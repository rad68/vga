==> flow/design.v <==
`timescale 1ns/1ps
typedef enum logic [2:0]
{
   IDLE         = 3'b000
  ,DISPLAY      = 3'b001
  ,FRONT_PORCH  = 3'b010
  ,SYNC_PULSE   = 3'b011
  ,BACK_PORCH   = 3'b100
  ,XXX = 'x
} state;
module vga
#(
   parameter  FREQ  = 40_000_000
  ,parameter  X_HOR = 800
  ,parameter  X_HFP = 40
  ,parameter  X_HSP = 128
  ,parameter  X_HBP = 88
  ,parameter  X_VER = 600
  ,parameter  X_VFP = 1
  ,parameter  X_VSP = 4
  ,parameter  X_VBP = 23
  ,parameter  BB  = 5
  ,parameter  GB  = 6
  ,parameter  RB  = 5
)(
   input                  resetn
  ,input                  clock
  ,input                  valid
  ,output logic           frame
  ,output logic           ready
  ,input        [RB-1:0]  r_in
  ,input        [GB-1:0]  g_in
  ,input        [BB-1:0]  b_in
  ,output logic [RB-1:0]  r_out
  ,output logic [GB-1:0]  g_out
  ,output logic [BB-1:0]  b_out
  ,output logic           hs
  ,output logic           vs
);
localparam  HOR =     X_HOR;
localparam  HFP = HOR+X_HFP;
localparam  HSP = HFP+X_HSP;
localparam  HBP = HSP+X_HBP;
localparam  VER =     X_VER;
localparam  VFP = VER+X_VFP;
localparam  VSP = VFP+X_VSP;
localparam  VBP = VSP+X_VBP;
logic [15:0] h_cnt, h_cnt_next;
logic hs_next;
logic [15:0] v_cnt, v_cnt_next;
logic vs_next;
logic frame_next;
logic ready_next;
logic [RB-1:0] r_next;
logic [GB-1:0] g_next;
logic [BB-1:0] b_next;
state h_state, v_state;
state h_next_state, v_next_state;
always_ff @(posedge clock)
if (!resetn)  h_state <= IDLE;
else          h_state <= h_next_state;
always_comb begin
  h_next_state = XXX;
  case (h_state)
    IDLE        : if (frame)          h_next_state = DISPLAY;
                  else                h_next_state = IDLE;
    DISPLAY     : if (h_cnt == HOR-1) h_next_state = FRONT_PORCH;
                  else                h_next_state = DISPLAY;
    FRONT_PORCH : if (h_cnt == HFP-1) h_next_state = SYNC_PULSE;
                  else                h_next_state = FRONT_PORCH;
    SYNC_PULSE  : if (h_cnt == HSP-1) h_next_state = BACK_PORCH;
                  else                h_next_state = SYNC_PULSE;
    BACK_PORCH  : if (h_cnt == HBP-1) h_next_state = DISPLAY;
                  else                h_next_state = BACK_PORCH;
    default     :                     h_next_state = XXX;
  endcase
end
always_ff @(posedge clock)
if (!resetn)  v_state <= IDLE;
else          v_state <= v_next_state;
always_comb begin
  v_next_state = XXX;
  case (v_state)
    IDLE        : if (frame)                            v_next_state = DISPLAY;
                  else                                  v_next_state = IDLE;
    DISPLAY     : if (v_cnt == VER-1 && h_cnt == HBP-1) v_next_state = FRONT_PORCH;
                  else                                  v_next_state = DISPLAY;
    FRONT_PORCH : if (v_cnt == VFP-1 && h_cnt == HBP-1) v_next_state = SYNC_PULSE;
                  else                                  v_next_state = FRONT_PORCH;
    SYNC_PULSE  : if (v_cnt == VSP-1 && h_cnt == HBP-1) v_next_state = BACK_PORCH;
                  else                                  v_next_state = SYNC_PULSE;
    BACK_PORCH  : if (v_cnt == VBP-1 && h_cnt == HBP-1) v_next_state = DISPLAY;
                  else                                  v_next_state = BACK_PORCH;
    default     :                                       v_next_state = XXX;
  endcase
end
always_ff @(posedge clock)
if (!resetn)  begin
  h_cnt <= '0;
  hs    <= '1;
  {r_out, g_out, b_out} <= '0;
  ready <= '0;
end
else begin
  h_cnt <= h_cnt_next;
  hs    <= hs_next;
  {r_out, g_out, b_out} <= {r_next, g_next, b_next};
  ready <= ready_next;
end
always_comb begin
  h_cnt_next  = '0;
  hs_next     = '1;
  {r_next, g_next, b_next} = '0;
  ready_next  = '0;
  case (h_next_state)
    IDLE    : 
      begin
        h_cnt_next  = HBP-1;
        hs_next     = '1;
        ready_next  = '0;
      end
    DISPLAY :
      begin
        if (h_cnt == HBP-1) h_cnt_next = '0;
        else                h_cnt_next  = h_cnt + 1;
        if (v_next_state == DISPLAY)  ready_next = '1;
        else                          ready_next = '0;
        hs_next = '1;
        {r_next, g_next, b_next} = valid ? {r_in, g_in, b_in} : '0;
      end
    FRONT_PORCH :
      begin
        h_cnt_next  = h_cnt + 1'b1;
        ready_next  = '0;
        hs_next = '1;
        {r_next, g_next, b_next} = '0;
      end
    SYNC_PULSE  : 
      begin
        h_cnt_next  = h_cnt + 1'b1;
        ready_next  = '0;
        hs_next = '0;
        {r_next, g_next, b_next} = '0;
      end
    BACK_PORCH  :
      begin
        h_cnt_next  = h_cnt + 1'b1;
        ready_next  = '0;
        hs_next = '1;
        {r_next, g_next, b_next} = '0;
      end
    default : 
      begin
        h_cnt_next  = 'x;
        ready_next  = 'x;
        hs_next     = 'x;
        {r_next, g_next, b_next} = 'x;
      end
  endcase
end
always_ff @(posedge clock)
if (!resetn)  begin
  v_cnt <= '0;
  vs    <= '1;
  frame <= '0;
end
else begin
  v_cnt <= v_cnt_next;
  vs    <= vs_next;
  frame <= frame_next;
end
always_comb begin
  v_cnt_next  = '0;
  vs_next     = '1;
  frame_next  = '0;
  case (v_next_state)
    IDLE    : 
      begin
        v_cnt_next  = VBP-1;
        vs_next     = '1;
        frame_next  = '1;
      end
    DISPLAY :
      begin
        if (v_cnt == VBP-1 && h_cnt == HBP-1) v_cnt_next  = '0;
        else if (h_cnt == HBP-1)              v_cnt_next  = v_cnt + 1'b1;
        else                                  v_cnt_next  = v_cnt;
        vs_next     = '1;
        frame_next  = '0;
      end
    FRONT_PORCH :
      begin
        if (h_cnt == HBP-1) v_cnt_next  = v_cnt + 1'b1;
        else                v_cnt_next  = v_cnt;
        vs_next     = '1;
        frame_next  = '0;
      end
    SYNC_PULSE  : 
      begin
        if (h_cnt == HBP-1) v_cnt_next  = v_cnt + 1'b1;
        else                v_cnt_next  = v_cnt;
        vs_next     = '0;
        frame_next  = '0;
      end
    BACK_PORCH  :
      begin
        if (h_cnt == HBP-1) v_cnt_next  = v_cnt + 1'b1;
        else                v_cnt_next  = v_cnt;
        vs_next = '1;
        if (v_cnt == VBP-1 && h_cnt == HBP-2) frame_next  = '1;
        else                                  frame_next  = '0;
      end
    default : 
      begin
        v_cnt_next  = 'x;
        vs_next     = 'x;
        frame_next  = 'x;
      end
  endcase
end
endmodule
Tool chain data of vga
Tool output for the design above, in the order of the flow.
Line numbers count from 1 in the design file above.
Operators carry their Yosys type and port widths (W data, S select, Z words).
Library cell names are shortened.
{"block": "setup", "top_module": "vga", "clock": "clock", "cell_library": "sky130hd", "lib_corner": "tt_025C_1v80"}

Word-level counts
Source: Yosys, flattened and elaborated, memories not mapped. Widths are those after wreduce; folded enables and synchronous resets count as part of the registers. Registers that Yosys merges into a memory's read port (data or address) are not register bits. Print and check cells do not count.
{"block": "bits", "reg_bits": 58, "inputBits": 19, "out_inout_bits": 20, "word_cells": 80}
{"block": "op_classes", "add_sub_neg": 3, "n_eq": 25, "mux": 26, "reduce_and_logical": 15}
{"block": "ops", "cell": "$eq A16 B10 Y1 const B", "count": 7}
{"block": "ops", "cell": "$pmux W16 S3", "count": 2}
{"block": "ops", "cell": "$mux W16", "count": 4}
{"block": "ops", "cell": "$add A16 B1 Y16 const B", "count": 3}
{"block": "ops", "cell": "$eq A16 B11 Y1 const B", "count": 2}
{"block": "ops", "cell": "$pmux W3 S5", "count": 2}
{"block": "ops", "cell": "$eq A3 B2 Y1 const B", "count": 8}
{"block": "ops", "cell": "$pmux W5 S2", "count": 2}
{"block": "ops", "cell": "$eq A3 B1 Y1 const B", "count": 4}
{"block": "ops", "cell": "$eq A3 B3 Y1 const B", "count": 4}
{"block": "ops", "cell": "$logic_not A3 Y1", "count": 4}
{"block": "ops", "cell": "$reduce_or A4 Y1", "count": 3}
{"block": "ops", "cell": "$pmux W6 S2", "count": 1}
{"block": "ops", "cell": "$mux W3", "count": 4}
{"block": "ops", "cell": "$reduce_or A3 Y1", "count": 3}
{"block": "ops", "cell": "$pmux W1 S2", "count": 3}
{"block": "ops", "cell": "$logic_and A1 B1 Y1", "count": 5}
{"block": "ops", "cell": "$mux W1", "count": 5}
{"block": "ops", "cell": "$mux W2", "count": 2}
{"block": "ops", "cell": "$pmux W1 S3", "count": 1}

Longest topological paths
Depth = most cells in a row (Yosys ltp): at word level without a register or memory, in the mapped netlist without a sequential cell, where the memories' decode and read muxes count.
{"block": "logic_depth", "depth_word": 7, "ABC_AREA": 1, "mapped_depth": 17, "ltp_nobuf": 17}

After synthesis
Yosys stat after the flow's synthesis: flattened, memories mapped to cells. It holds for the ABC_AREA given above (unset counts as 0); a run with the other value may have another netlist.
{"block": "synth_totals", "mapped_cells": 414, "mapped_area_um2": 3080.5, "seqArea_um2": 1241.2, "flip_flops": 62, "buffers": 4}
{"block": "by_type", "type": "dfxtp_1", "count": 62, "type_area_um2": 1241.19}
{"block": "by_type", "type": "nand2_1", "count": 72, "type_area_um2": 270.259}
{"block": "by_type", "type": "inv_1", "count": 64, "type_area_um2": 240.23}
{"block": "by_type", "type": "nor2_1", "count": 56, "type_area_um2": 210.202}
{"block": "by_type", "type": "xor2_1", "count": 22, "type_area_um2": 192.685}
{"block": "by_type", "type": "nor2_2", "count": 21, "type_area_um2": 131.376}
{"block": "by_type", "type": "nand3_1", "count": 25, "type_area_um2": 125.12}
{"block": "by_type", "type": "a21oi_1", "count": 15, "type_area_um2": 75.072}
{"block": "by_type", "type": "nand3_2", "count": 6, "type_area_um2": 60.058}
{"block": "by_type", "type": "nand3_4", "count": 3, "type_area_um2": 52.55}
{"block": "by_type", "type": "ha_1", "count": 4, "type_area_um2": 50.048}
{"block": "by_type", "type": "nand4_1", "count": 8, "type_area_um2": 50.048}
{"block": "by_type", "type": "nor3_1", "count": 9, "type_area_um2": 45.043}
{"block": "by_type", "type": "o21ai_0", "count": 9, "type_area_um2": 45.043}
{"block": "by_type", "type": "nor2_8", "count": 2, "type_area_um2": 40.038}
{"block": "by_type", "type": "nand2_2", "count": 6, "type_area_um2": 37.536}
{"block": "by_type", "type": "nor2_4", "count": 3, "type_area_um2": 33.782}
{"block": "by_type", "type": "inv_2", "count": 8, "type_area_um2": 30.029}
Not listed: further types 15, cells in them 19.

Path before layout
Path of least setup slack by OpenSTA after synthesis, without wires, with an ideal clock, recovery checks aside; 20% of the period is set as input and as output delay. Where synthesis merged equal registers, the netlist keeps one of their names.
{"block": "synth_timing", "kind": "register to register", "startpoint": "register h_cnt[0]", "endpoint": "register v_cnt[10]", "tclk_ns": 2.7, "setup_ns": 0.116, "launch_ns": 0.000, "arrival_ns": 1.838, "t_required_ns": 2.584, "path_slack_ns": 0.745, "path_delay_ns": 1.954, "stages": 17, "n_path_buf": 0, "synth_period_reached_ns": 1.955}
"path_delay_ns" is the arrival time less input delay plus setup time.
"stages" counts driving pins, that of a launching flip-flop among them; a cell with two outputs on the path counts twice.
"synth_period_reached_ns" is the clock period less the worst setup slack; recovery checks do not enter. This is arithmetic on one report: input and output delays are still those of the set period (20% each).
The rows between start and end are the longest chain of elaborated cells between them; the timing report does not say that the signal goes this way. Where chains are equally long, one stands for them.
A line is the first line of the expression or statement that the cell stems from. Yosys adds cells for indexed reads and writes and turns some case tables into memories.
{"block": "synth_between", "path_cell_list": "dfxtp_1 ha_1 nand2_2 nor2_4 nand3_4 nor2_8 nand2_2 nand2_2 inv_2 nor2_4 inv_2 nor2_8 inv_2 nand2_4 nand2_4 nand2_8 nor2_2", "elab_chain_cells": 7, "cone_cells": 19, "classes_between": "eq/ne: 5; mux: 8; reduce/logical: 6"}
{"block": "synth_lines", "item": "start, declared", "line": 48, "text": "logic [15:0] h_cnt, h_cnt_next;"}
{"block": "synth_lines", "item": "start, assigned", "line": 99, "text": "h_cnt <= '0;"}
{"block": "synth_lines", "item": "start, assigned", "line": 105, "text": "h_cnt <= h_cnt_next;"}
{"block": "synth_lines", "item": "$eq A16 B11 Y1", "line": 92, "text": "BACK_PORCH  : if (v_cnt == VBP-1 && h_cnt == HBP-1) v_next_state = DISPLAY;"}
{"block": "synth_lines", "item": "$logic_and A1 B1 Y1", "line": 92}
{"block": "synth_lines", "item": "$mux W3", "line": 92}
{"block": "synth_lines", "item": "$pmux W3 S5", "line": 83, "text": "case (v_state)"}
{"block": "synth_lines", "item": "$eq A3 B3 Y1", "line": 176, "text": "case (v_next_state)"}
{"block": "synth_lines", "item": "$reduce_or A3 Y1"}
{"block": "synth_lines", "item": "$pmux W16 S3", "line": 176}
{"block": "synth_lines", "item": "end, assigned", "line": 163, "text": "v_cnt <= '0;"}
{"block": "synth_lines", "item": "end, assigned", "line": 168, "text": "v_cnt <= v_cnt_next;"}
{"block": "synth_lines", "item": "end, declared", "line": 50, "text": "logic [15:0] v_cnt, v_cnt_next;"}

Path in the finished layout
Path of least setup slack in the final report of run 1 (OpenROAD, finished layout, wires in). Where an end is a register, its clock arrival counts in the times.
{"block": "layout_timing", "kind": "register to register", "startpoint": "register h_cnt[1]", "endpoint": "register b_out[0]", "tclk_ns": 2.65, "setup_ns": 0.07, "launch_ns": 0.34, "arrival_ns": 2.67, "t_required_ns": 2.92, "path_slack_ns": 0.25, "stages": 12, "n_path_buf": 0}
The rows between start and end are the longest chain of elaborated cells between them; the timing report does not say that the signal goes this way. Where chains are equally long, one stands for them.
{"block": "layout_between", "path_cell_list": "dfxtp_1 ha_1 nand2_2 nor2_4 nand3_4 nor2_8 nand2_1 nand2_1 nor2_2 a31oi_1 nand3_2 nor2_1", "elab_chain_cells": 6, "cone_cells": 16, "classes_between": "eq/ne: 8; mux: 6; reduce/logical: 2"}
{"block": "layout_lines", "item": "start, declared", "line": 48, "text": "logic [15:0] h_cnt, h_cnt_next;"}
{"block": "layout_lines", "item": "start, assigned", "line": 99, "text": "h_cnt <= '0;"}
{"block": "layout_lines", "item": "start, assigned", "line": 105, "text": "h_cnt <= h_cnt_next;"}
{"block": "layout_lines", "item": "$eq A16 B11 Y1", "line": 73, "text": "BACK_PORCH  : if (h_cnt == HBP-1) h_next_state = DISPLAY;"}
{"block": "layout_lines", "item": "$mux W3", "line": 73}
{"block": "layout_lines", "item": "$pmux W3 S5", "line": 64, "text": "case (h_state)"}
{"block": "layout_lines", "item": "$eq A3 B3 Y1", "line": 115, "text": "case (h_next_state)"}
{"block": "layout_lines", "item": "$reduce_or A4 Y1"}
{"block": "layout_lines", "item": "$pmux W5 S2", "line": 115}
{"block": "layout_lines", "item": "end, declared", "line": 36, "text": ",output logic [BB-1:0]  b_out"}

## Implementation results

Record of 2 stored runs of the RTL-to-layout flow on vga, platform sky130hd. The runs are unordered. Constraints: input delay and output delay 20% of the set period each, output load 0.01 pF.
By "period_reached_ns" is meant the clock period of the run minus its worst setup slack. This is arithmetic on one report: input and output delays are still those of the set period (20% each).
"worstPathTime_ns" = time allowed to the worst setup path (clock period - input delay - output delay, where it has them) - its slack; a late launch clock adds to it, a late capture clock takes from it.
"fin_power_mw" is the tool's figure for a default switching activity; nothing was simulated.

{"run": "run 1", "settings": { "period_ns": 2.65, "CORE_UTILIZATION": 59, "SETUP_SLACK_MARGIN": -0.13, "PLACE_DENSITY_LB_ADDON": 0.26, "ABC_AREA": 1, "MIN_ROUTING_LAYER": "met1", "MAX_ROUTING_LAYER": "met5", "CAP_MARGIN": 20, "CORE_MARGIN": 2, "SLEW_MARGIN": 20 }, "results": { "synthArea_um2": 3080.5, "die_area_um2": 5814.8, "post_route_stdcell_area_um2": 3728.6, "finalUtil_pct": 73.5, "final_setup_ws_ns": 0.245, "total_negative_slack_ns": 0.000, "ws_hold_ns": 0.461, "fin_power_mw": 2.175, "period_reached_ns": 2.405, "worstPathTime_ns": 2.40, "worstPathKind": "register to register" }}
{"run": "run 2", "settings": { "period_ns": 2.73, "CORE_UTILIZATION": 23, "PLACE_DENSITY": 0.79, "CORE_ASPECT_RATIO": 0.89, "ABC_AREA": 0, "SLEW_MARGIN": 15, "MIN_ROUTING_LAYER": "met2", "MAX_ROUTING_LAYER": "met4", "CAP_MARGIN": 20, "CORE_MARGIN": 2 }, "results": { "synthArea_um2": 3143.0, "die_area_um2": 14617.6, "post_route_stdcell_area_um2": 4231.6, "finalUtil_pct": 31.5, "final_setup_ws_ns": 0.041, "total_negative_slack_ns": 0.000, "ws_hold_ns": 0.451, "fin_power_mw": 2.526, "period_reached_ns": 2.689, "worstPathTime_ns": 2.69, "worstPathKind": "register to register" }}
